==> flow/design.v <==
`timescale 1ns / 1ps
module moving_average_filter_test1 #(
    parameter N = 4,  
    parameter DATA_WIDTH = 8
)(
    input clk, 
    input aresetn,
    input [DATA_WIDTH-1:0] data_in,
    output [DATA_WIDTH-1:0] data_out
);
    logic [DATA_WIDTH - 1:0] buff [0:N-1];
    logic [DATA_WIDTH + $clog2(N) - 1:0] sum;
    integer i;
    logic [DATA_WIDTH - 1:0] res;
    always @(posedge clk or negedge aresetn) begin  
        if (!aresetn) begin
            for (i = 0; i < N; i = i + 1) begin
                buff[i] <= 0;
            end
            sum <= 0;
            res <= 0;
        end else begin
            sum <= sum - buff[N-1] + data_in;
            for (i = N-1; i > 0; i = i - 1) begin
                buff[i] <= buff[i-1];
            end
            buff[0] <= data_in;
            res <= sum / N;
        end
    end
    assign data_out = res;    
endmodule
# Reports on moving_average_filter_test1
# The steps from the RTL of moving_average_filter_test1 to its reports follow in flow order.
# Line numbers count from 1 in the design file above.
# The mark -- stands for no value.
# setup
top	moving_average_filter_test1
clk_port	clk
library	sky130hd
corner	tt_025C_1v80

# Word-level counts
# Source: Yosys, flattened and elaborated. Widths are those after wreduce; folded enables and synchronous resets count as part of the registers. Registers that Yosys merges into a memory's read port (data or address) are not register bits. Print and check cells do not count. Equal cells are merged and count once.
# bits
ff_bits	50
in_bits	10
output_inout_bits	8
# classes
add_sub_neg	2
# op_table
op	n
10-bit by 8-bit adder with 10-bit output	1
10-bit by 8-bit subtractor with 10-bit output	1

# Longest topological paths
# Longest topological path by Yosys (ltp), each cell counted once; first at word level (registers and memories cut), then after technology mapping (sequential cells cut; the memories' decode and read muxes count).
# depth
word_depth	2
abc_area	0
mapped_depth	11

# After synthesis
# Source: synth_stat.txt of the flow (Yosys; design flattened, memories mapped). It holds for the ABC_AREA given above (unset counts as 0); a run with the other value may have another netlist.
# mapped
cells	137
yosys_area_um2	1923.1
seqArea_um2	1251.2
ff_cells	50
buf_cells	0
# types
cell	n	area_total_um2
sky130_fd_sc_hd__dfrtp_1	50	1251.2
sky130_fd_sc_hd__fa_1	8	160.154
sky130_fd_sc_hd__inv_1	35	131.376
sky130_fd_sc_hd__ha_1	10	125.12
sky130_fd_sc_hd__xnor2_1	9	78.826
sky130_fd_sc_hd__a2111oi_4	1	27.526
sky130_fd_sc_hd__and3_4	2	22.522
sky130_fd_sc_hd__a21oi_1	4	20.019
sky130_fd_sc_hd__a21o_1	2	15.014
sky130_fd_sc_hd__nand3_1	3	15.014
sky130_fd_sc_hd__nor2_1	4	15.014
sky130_fd_sc_hd__o2111ai_1	1	8.758
sky130_fd_sc_hd__o41ai_1	1	8.758
sky130_fd_sc_hd__and2_2	1	7.507
sky130_fd_sc_hd__o21a_1	1	7.507
sky130_fd_sc_hd__o21bai_1	1	7.507
sky130_fd_sc_hd__nand2b_1	1	6.256
sky130_fd_sc_hd__nor2b_1	1	6.256
# Not listed: further types 2, cells in them 2.

# Timing after synthesis
# Source: OpenSTA report_checks on the synthesized netlist (no wires, ideal clock, input and output delay 20% of the period each), path of least setup slack; recovery checks are left aside. Register names are those of the netlist, which keeps one name where synthesis merged equal registers.
# synth_path
kind	input to register
startpoint	input data_in[4]
endpoint	register sum[9]
period_ns	3.04
in_delay_ns	0.608
t_first_pin_ns	0.608
arrival_ns	2.513
required_ns	2.960
slack_ns	0.447
path_delay_ns	1.985
driving_pins	9
synth_period_reached_ns	2.593
# "path_delay_ns" is the arrival time less input delay plus setup time.
# "driving_pins" counts driving pins, that of a launching flip-flop among them; a cell with two outputs on the path counts twice.
# "synth_period_reached_ns" = period - worst setup slack (recovery checks aside). The figure is calculated, with input and output delays left at 20% of the set period.
# The rows between start and end are the longest chain of elaborated cells between them; the timing report does not say that the signal goes this way. Where chains are equally long, one stands for them.
# A line is the first line of the expression or statement that the cell stems from. Yosys adds cells for indexed reads and writes and turns some case tables into memories.
# synth_between
path_cell_list	sky130_fd_sc_hd__inv_1 -> sky130_fd_sc_hd__fa_1 -> sky130_fd_sc_hd__inv_1 -> sky130_fd_sc_hd__ha_1 -> sky130_fd_sc_hd__and3_4 -> sky130_fd_sc_hd__a2111oi_4 -> sky130_fd_sc_hd__o21ai_1 -> sky130_fd_sc_hd__a21oi_1 -> sky130_fd_sc_hd__xnor2_1
elab_chain_cells	1
cells_between	1
lines_between	1
classes_between	add/sub (1)
# synth_lines
element	line_no	source
from (decl)	8	input [DATA_WIDTH-1:0] data_in,
10-bit by 8-bit adder with 10-bit output	23	sum <= sum - buff[N-1] + data_in;
to (assign)	20	sum <= 0;
to (assign)	23
to (decl)	12	logic [DATA_WIDTH + $clog2(N) - 1:0] sum;

# Path in the finished layout
# From the final timing report of run 1: the path of least setup slack in the routed layout; clock arrival at registers is part of the times.
# layout_path
kind	register to register
startpoint	register buff[3][4]
endpoint	register sum[7]
period_ns	2.81
t_first_pin_ns	0.30
arrival_ns	2.47
required_ns	2.99
slack_ns	0.52
driving_pins	9
# The rows between start and end are the longest chain of elaborated cells between them; the timing report does not say that the signal goes this way. Where chains are equally long, one stands for them.
# layout_between
path_cell_list	sky130_fd_sc_hd__dfrtp_1 -> sky130_fd_sc_hd__fa_1 -> sky130_fd_sc_hd__inv_2 -> sky130_fd_sc_hd__ha_4 -> sky130_fd_sc_hd__and3_4 -> sky130_fd_sc_hd__a2111oi_4 -> sky130_fd_sc_hd__nand2b_4 -> sky130_fd_sc_hd__a21oi_2 -> sky130_fd_sc_hd__xnor2_1
elab_chain_cells	2
cells_between	2
lines_between	1
classes_between	add/sub (2)
# layout_lines
element	line_no	source
from (decl)	11	logic [DATA_WIDTH - 1:0] buff [0:N-1];
from (assign)	18	buff[i] <= 0;
from (assign)	25	buff[i] <= buff[i-1];
10-bit by 8-bit subtractor with 10-bit output	23	sum <= sum - buff[N-1] + data_in;
10-bit by 8-bit adder with 10-bit output	23
to (assign)	20	sum <= 0;
to (assign)	23
to (decl)	12	logic [DATA_WIDTH + $clog2(N) - 1:0] sum;

Measured data: module moving_average_filter_test1, platform sky130hd, 2 stored runs of the flow under differing settings, order arbitrary. Input and output delays are each 20% of the period that was set; the output load is 0.01 pF.
By "clock_period_reached_ns" is meant the clock period of the run minus its worst setup slack. This is arithmetic on one report: input and output delays are still those of the set period (20% each).
By "timing.worst_path_ns" is meant the share of the clock period that the worst setup path is allowed (20% is reserved at inputs, 20% at outputs), minus its slack. Clock arrival times at its registers enter into it.
"power_mw" rests on the timing tool's default activity at the inputs, not on a simulated workload.

Run 1, flow files:
==> flow/run.sh <==
#!/bin/bash
# the make line also repeats the synthesis and layout settings of config.mk as NAME=value (left out here)
make -C /OpenROAD-flow-scripts/flow DESIGN_CONFIG=/design/flow/config.mk WORK_HOME=/design/flow/orfs CLKGATE_MAP_FILE= finish
==> flow/config.mk <==
export PLATFORM = sky130hd
export DESIGN_NAME = moving_average_filter_test1
export DESIGN_NICKNAME = moving_average_filter_test1
export VERILOG_FILES = /design/flow/design.v
export SDC_FILE = /design/flow/constraint.sdc
export NUM_CORES = 4
export LEC_CHECK = 0
export CAP_MARGIN = 20
export CORE_ASPECT_RATIO = 0.79
export CORE_MARGIN = 2
export CORE_UTILIZATION = 48
export CTS_CLUSTER_DIAMETER = 29
export PLACE_DENSITY_LB_ADDON = 0.08
export SETUP_SLACK_MARGIN = 0.84
export SLEW_MARGIN = 20
==> flow/constraint.sdc <==
create_clock -name core_clock -period 2.81 [get_ports {clk}]
set_input_delay 0.5620 -clock core_clock [delete_from_list [all_inputs] [get_ports {clk}]]
set_output_delay 0.5620 -clock core_clock [all_outputs]
set_load 0.01 [all_outputs]

==> results of run 1, as CSV <==
result,value
final_die_area_um2,4532.5
clock_period_reached_ns,2.292
timing.worst_path_ns,2.29
path_kind,"register to register"
power_mw,3.401
worstSetupSlack_ns,0.518
layout_utilization_frac,0.674
tns_setup_ns,0.000
layout_stdcell_area_um2,2598.7
ys_area_um2,1923.1

Run 2, flow files:
==> flow/run.sh <==
#!/bin/bash
# the make line also repeats the synthesis and layout settings of config.mk as NAME=value (left out here)
make -C /OpenROAD-flow-scripts/flow DESIGN_CONFIG=/design/flow/config.mk WORK_HOME=/design/flow/orfs CLKGATE_MAP_FILE= finish
==> flow/config.mk <==
export PLATFORM = sky130hd
export DESIGN_NAME = moving_average_filter_test1
export DESIGN_NICKNAME = moving_average_filter_test1
export VERILOG_FILES = /design/flow/design.v
export SDC_FILE = /design/flow/constraint.sdc
export NUM_CORES = 4
export LEC_CHECK = 0
export ABC_AREA = 0
export CAP_MARGIN = 20
export CELL_PAD_IN_SITES_DETAIL_PLACEMENT = 0
export CORE_MARGIN = 2
export CORE_UTILIZATION = 70
export CTS_CLUSTER_DIAMETER = 349
export CTS_CLUSTER_SIZE = 48
export GPL_ROUTABILITY_DRIVEN = 1
export GPL_TIMING_DRIVEN = 1
export HOLD_SLACK_MARGIN = -0.04
export PLACE_DENSITY_LB_ADDON = 0.14
export SETUP_SLACK_MARGIN = 0.6
export SLEW_MARGIN = 20
==> flow/constraint.sdc <==
create_clock -name core_clock -period 3.06 [get_ports {clk}]
set_input_delay 0.6120 -clock core_clock [delete_from_list [all_inputs] [get_ports {clk}]]
set_output_delay 0.6120 -clock core_clock [all_outputs]
set_load 0.01 [all_outputs]

==> results of run 2, as CSV <==
result,value
final_die_area_um2,3182.7
clock_period_reached_ns,2.382
timing.worst_path_ns,1.77
path_kind,"input to register"
power_mw,2.592
worstSetupSlack_ns,0.678
layout_utilization_frac,0.868
tns_setup_ns,0.000
layout_stdcell_area_um2,2332.2
ys_area_um2,1923.1
